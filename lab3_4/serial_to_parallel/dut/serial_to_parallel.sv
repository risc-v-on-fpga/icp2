==> flow/design.v <==
package common;
  typedef enum logic [3:0] {
    ALU_SLL  = 4'b0000,   
    ALU_SRL  = 4'b0001,   
    ALU_SRA  = 4'b0010,   
    ALU_ADD  = 4'b0100,
    ALU_SUB  = 4'b0101,
    ALU_LUI  = 4'b0110,   
    ALU_XOR  = 4'b1000,
    ALU_OR   = 4'b1001,
    ALU_AND  = 4'b1010,
    ALU_SLT  = 4'b1100,   
    ALU_SLTU = 4'b1101    
  } alu_op_type;
  typedef enum logic [1:0] {
    Forward_def = 2'b00,   
    Forward_ex_mem = 2'b10,   
    Forward_mem_wb = 2'b01     
  } mux_control_type;
  typedef enum logic [2:0] {
    FUNCT3_ADDI = 3'b000
  } funct3_type;
  typedef enum logic [2:0] {
    BRANCH_BEQ  = 3'b000,
    BRANCH_BNE  = 3'b001,
    BRANCH_BLT  = 3'b100,
    BRANCH_BGE  = 3'b101,
    BRANCH_BLTU = 3'b110,
    BRANCH_BGEU = 3'b111
  } branch_type;
  typedef enum logic [6:0] {OPCODE_I_TYPE = 7'b0010011} opcode_type;
  typedef enum logic [2:0] {
    R_TYPE,
    I_TYPE,
    S_TYPE,
    B_TYPE,
    U_TYPE,
    J_TYPE
  } encoding_type;
  typedef struct packed {
    alu_op_type ALUOp;
    encoding_type encoding;
    logic ALUSrc;
    logic MemRead;
    logic MemWrite;
    logic RegWrite;
    logic MemtoReg;
    logic is_branch;
    branch_type BranchType;
  } control_type;
  typedef struct packed {
    logic [6:0] funct7;
    logic [4:0] rs2;
    logic [4:0] rs1;
    logic [2:0] funct3;
    logic [4:0] rd;
    logic [6:0] opcode;
  } instruction_type;
endpackage
module serial_to_parallel(
    input  logic       clock,
    input  logic       reset_n,
    input  logic       start_bit,
    input  logic       serial_data,
    input  logic       parity_enable,
    output logic       data_valid,
    output logic [7:0] data,
    output logic       parity_error);
    logic       active;
    logic [3:0] counter;
    always_ff @(posedge clock or negedge reset_n) begin
        if(~reset_n) begin
            data_valid   <= '0;
            data         <= '0;
            counter      <= '0;
            active       <= '0;  
            parity_error <= '0;
        end
        else begin
            if (data_valid) begin
                data_valid   <= '0;
                parity_error <= '0;
            end
            if (start_bit || active) begin
                if (counter <= 7) begin
                    data[counter] <= serial_data;
                end
                if (counter == (parity_enable ? 8 : 7)) begin
                    if (parity_enable) begin
                        parity_error <= (serial_data ^ data[7] ^ data[6] ^ data[5] ^ data[4] ^ data[3] ^ data[2] ^ data[1] ^ data[0]);
                    end
                    data_valid <= 1'b1;
                    active     <= '0;
                    counter    <= '0;
                end
                else begin
                    active  <= 1'b1;
                    counter <= counter + 1;
                end
            end
        end
    end
endmodule
## From RTL to reports: serial_to_parallel

What the tools print for serial_to_parallel, step after step.
Lines are those of the file above, counted from 1.
Operators carry their Yosys type and port widths (W data, S select, Z words).
Library cell names are shortened.
A cell with n/a has no value.

| set-up | value |
|---|---|
| top | serial_to_parallel |
| clock input | clock |
| cell library | sky130hd |
| library corner | tt_025C_1v80 |

## Word-level counts

Counts by Yosys on the flattened word-level netlist (proc, flatten, opt, wreduce; memories kept). Register bits leave out memories and registers merged into their read ports (data or address); mux counts leave out enables and synchronous resets folded into registers. Print and check cells are left out. Cells with the same type and inputs are merged into one.

| word-level totals | value |
|---|---|
| elaborated cells | 33 |
| bits in registers | 15 |
| output and inout port bits | 10 |

| operators by class | value |
|---|---|
| mux-type cells | 9 |
| reduce/logical cells | 2 |
| add/sub/neg operators | 2 |
| shift-type cells | 2 |
| order comparisons | 1 |
| bitwise operators | 11 |
| equal/unequal tests | 1 |

Operator list:

| operator | number |
|---|---|
| $xor A1 B1 Y1 | 8 |
| $shift A1 B5 Y8 | 1 |
| $shift A1 B5 Y8 const A | 1 |
| $and A8 B8 Y8 | 1 |
| $or A8 B8 Y8 | 1 |
| $not A8 Y8 | 1 |
| $mux W4 | 2 |
| $mux W1 | 7 |
| $neg A4 Y5 | 1 |
| $add A4 B1 Y4 const B | 1 |
| $le A4 B3 Y1 const B | 1 |
| $eq A4 B4 Y1 | 1 |
| $reduce_and A2 Y1 | 1 |
| $logic_or A1 B1 Y1 | 1 |

## Logic depth

Longest topological path by Yosys (ltp), each cell counted once; first at word level (registers and memories cut), then after technology mapping (sequential cells cut; the memories' decode and read muxes count).

| depth | value |
|---|---|
| depth in word-level cells | 11 |
| ABC_AREA | 0 |
| depth in mapped cells | 7 |

## Synthesis result

The flow's flattened synthesis, as Yosys stat reports it; memories are mapped. The netlist is that of the ABC_AREA named above (0 if unset); the other value can give another one.
Totals and module areas in this step are rounded.

| mapped netlist | value |
|---|---|
| sequential area | 375 um^2 |
| buffers | 4 |
| mapped flip-flops | 15 |
| cells in the netlist | 86 |
| synthesis area | 867 um^2 |

Cell types:

| cell | number | area in all (um^2) |
|---|---|---|
| dfrtp_1 | 15 | 375.36 |
| o21ai_0 | 15 | 75.072 |
| ha_1 | 5 | 62.56 |
| xnor2_1 | 4 | 35.034 |
| xor2_1 | 3 | 26.275 |
| mux2_2 | 2 | 22.522 |
| xnor3_1 | 1 | 22.522 |
| nand3_1 | 4 | 20.019 |
| nor3_2 | 2 | 20.019 |
| inv_1 | 5 | 18.768 |
| nand4b_1 | 2 | 17.517 |
| o2111ai_1 | 2 | 17.517 |
| nand3b_1 | 2 | 15.014 |
| nor2_1 | 4 | 15.014 |
| or3_1 | 2 | 12.512 |
| mux2_1 | 1 | 11.261 |
| buf_2 | 2 | 10.01 |
| a2bb2oi_1 | 1 | 8.758 |

Other cell types: 12; their cells: 14.

## Timing after synthesis

Source: OpenSTA report_checks on the synthesized netlist (no wires, ideal clock, input and output delay 20% of the period each), path of least setup slack; recovery checks are left aside. Register names are those of the netlist, which keeps one name where synthesis merged equal registers.

| timing path after synthesis | value |
|---|---|
| path type | register to register |
| from | reg counter[0] |
| to | reg data[4] |
| path delay | 2.086 ns |
| arrival time | 1.958 ns |
| period | 2.28 ns |
| stages on the path | 8 |
| path slack | 0.195 ns |
| setup time | 0.128 ns |
| synthesis period reached | 2.085 ns |

"path delay" = arrival - input delay + setup time.
"stages on the path" counts driving pins, that of a launching flip-flop among them; a cell with two outputs on the path counts twice.
"synthesis period reached" = period - worst setup slack (recovery checks aside). The figure is calculated, with input and output delays left at 20% of the set period.
The rows between start and end are the longest chain of elaborated cells between them; the timing report does not say that the signal goes this way. Where chains are equally long, one stands for them.
Each line given opens the expression or statement behind the cell; cells for indexed reads and writes are added by Yosys, which also makes memories of some case tables.
At most two assigning lines are given for a register; there are more.

| on the way, after synthesis | value |
|---|---|
| cells stage by stage | dfrtp_1 inv_1 ha_1 xor2_1 or4_1 buf_2 nor3_2 mux2_1 |
| length of the longest elaborated chain | 5 |

RTL lines, path after synthesis:

| what | line | source |
|---|---|---|
| start: declaration | 70 | `logic [3:0] counter;` |
| start: assignment | 75 | `counter      <= '0;` |
| start: assignment | 98 | `counter <= counter + 1;` |
| $neg A4 Y5 | 86 | `data[counter] <= serial_data;` |
| $shift A1 B5 Y8 | 86 |  |
| $not A8 Y8 | 86 |  |
| $and A8 B8 Y8 | 86 |  |
| $or A8 B8 Y8 | 86 |  |
| end: assignment | 74 | `data         <= '0;` |
| end: assignment | 86 |  |
| end: declaration | 67 | `output logic [7:0] data,` |

## Path in the finished layout

From the final timing report of flow run 1: the path of least setup slack in the routed layout; clock arrival at registers is part of the times.

| timing path post-layout | value |
|---|---|
| path type | register to register |
| from | reg counter[0] |
| to | reg data[4] |
| period | 2.17 ns |
| path slack | 0.31 ns |
| stages on the path | 7 |
| setup time | 0.11 ns |
| arrival time | 2.03 ns |

The rows between start and end are the longest chain of elaborated cells between them; the timing report does not say that the signal goes this way. Where chains are equally long, one stands for them.
At most two assigning lines are given for a register; there are more.

| on the way, post-layout | value |
|---|---|
| cells stage by stage | dfrtp_1 inv_1 ha_1 xor2_1 or4_1 nor3_2 mux2_1 |
| length of the longest elaborated chain | 5 |

RTL lines, path post-layout:

| what | line | source |
|---|---|---|
| start: declaration | 70 | `logic [3:0] counter;` |
| start: assignment | 75 | `counter      <= '0;` |
| start: assignment | 98 | `counter <= counter + 1;` |
| $neg A4 Y5 | 86 | `data[counter] <= serial_data;` |
| $shift A1 B5 Y8 | 86 |  |
| $not A8 Y8 | 86 |  |
| $and A8 B8 Y8 | 86 |  |
| $or A8 B8 Y8 | 86 |  |
| end: assignment | 74 | `data         <= '0;` |
| end: assignment | 86 |  |
| end: declaration | 67 | `output logic [7:0] data,` |

Measured data: module serial_to_parallel, platform sky130hd, 2 stored runs of the flow under differing settings, order arbitrary. Input and output delays are each 20% of the period that was set; the output load is 0.01 pF.
By "achieved period" is meant the clock period of the run minus its worst setup slack. This is arithmetic on one report: input and output delays are still those of the set period (20% each).
"critical path time" = time allowed to the worst setup path (clock period - input delay - output delay, where it has them) - its slack; a late launch clock adds to it, a late capture clock takes from it.
"total power after layout" rests on the timing tool's default activity at the inputs, not on a simulated workload.
Measured values are rounded.
Settings: . = not set for that run.
Results: . = not shown.

| run name | period_ns | CAP_MARGIN | CORE_MARGIN | CORE_UTILIZATION | SLEW_MARGIN | PLACE_DENSITY_LB_ADDON | CELL_PAD_IN_SITES_GLOBAL_PLACEMENT | TNS_END_PERCENT | ABC_AREA | CTS_CLUSTER_DIAMETER | MIN_ROUTING_LAYER | synthesized cell area (um^2) | area of the die (um^2) | standard-cell area after layout (um^2) | final design utilization (%) | setup slack of the worst path (ns) | post-route setup TNS (ns) | lowest hold slack (ns) | total power after layout (uW) | achieved period (ns) | critical path time (ns) | kind of the worst setup path |
|---|---|---|---|---|---|---|---|---|---|---|---|---|---|---|---|---|---|---|---|---|---|---|
| flow run 1 | 2.17 | 20 | 2 | 40 | 20 | . | . | . | . | . | . | 867 | 2560 | 1080 | 53.9 | 0.309 | 0.000 | 0.526 | 1720 | 1.861 | 1.86 | register to register |
| flow run 2 | 1.23 | 30 | 7 | 54 | 20 | 0.15 | 2 | 50 | 1 | 380 | met1 | . | . | . | . | . | . | . | . | . | . | . |

Flow run 2: stopped before the end: placement reported FLW-0024
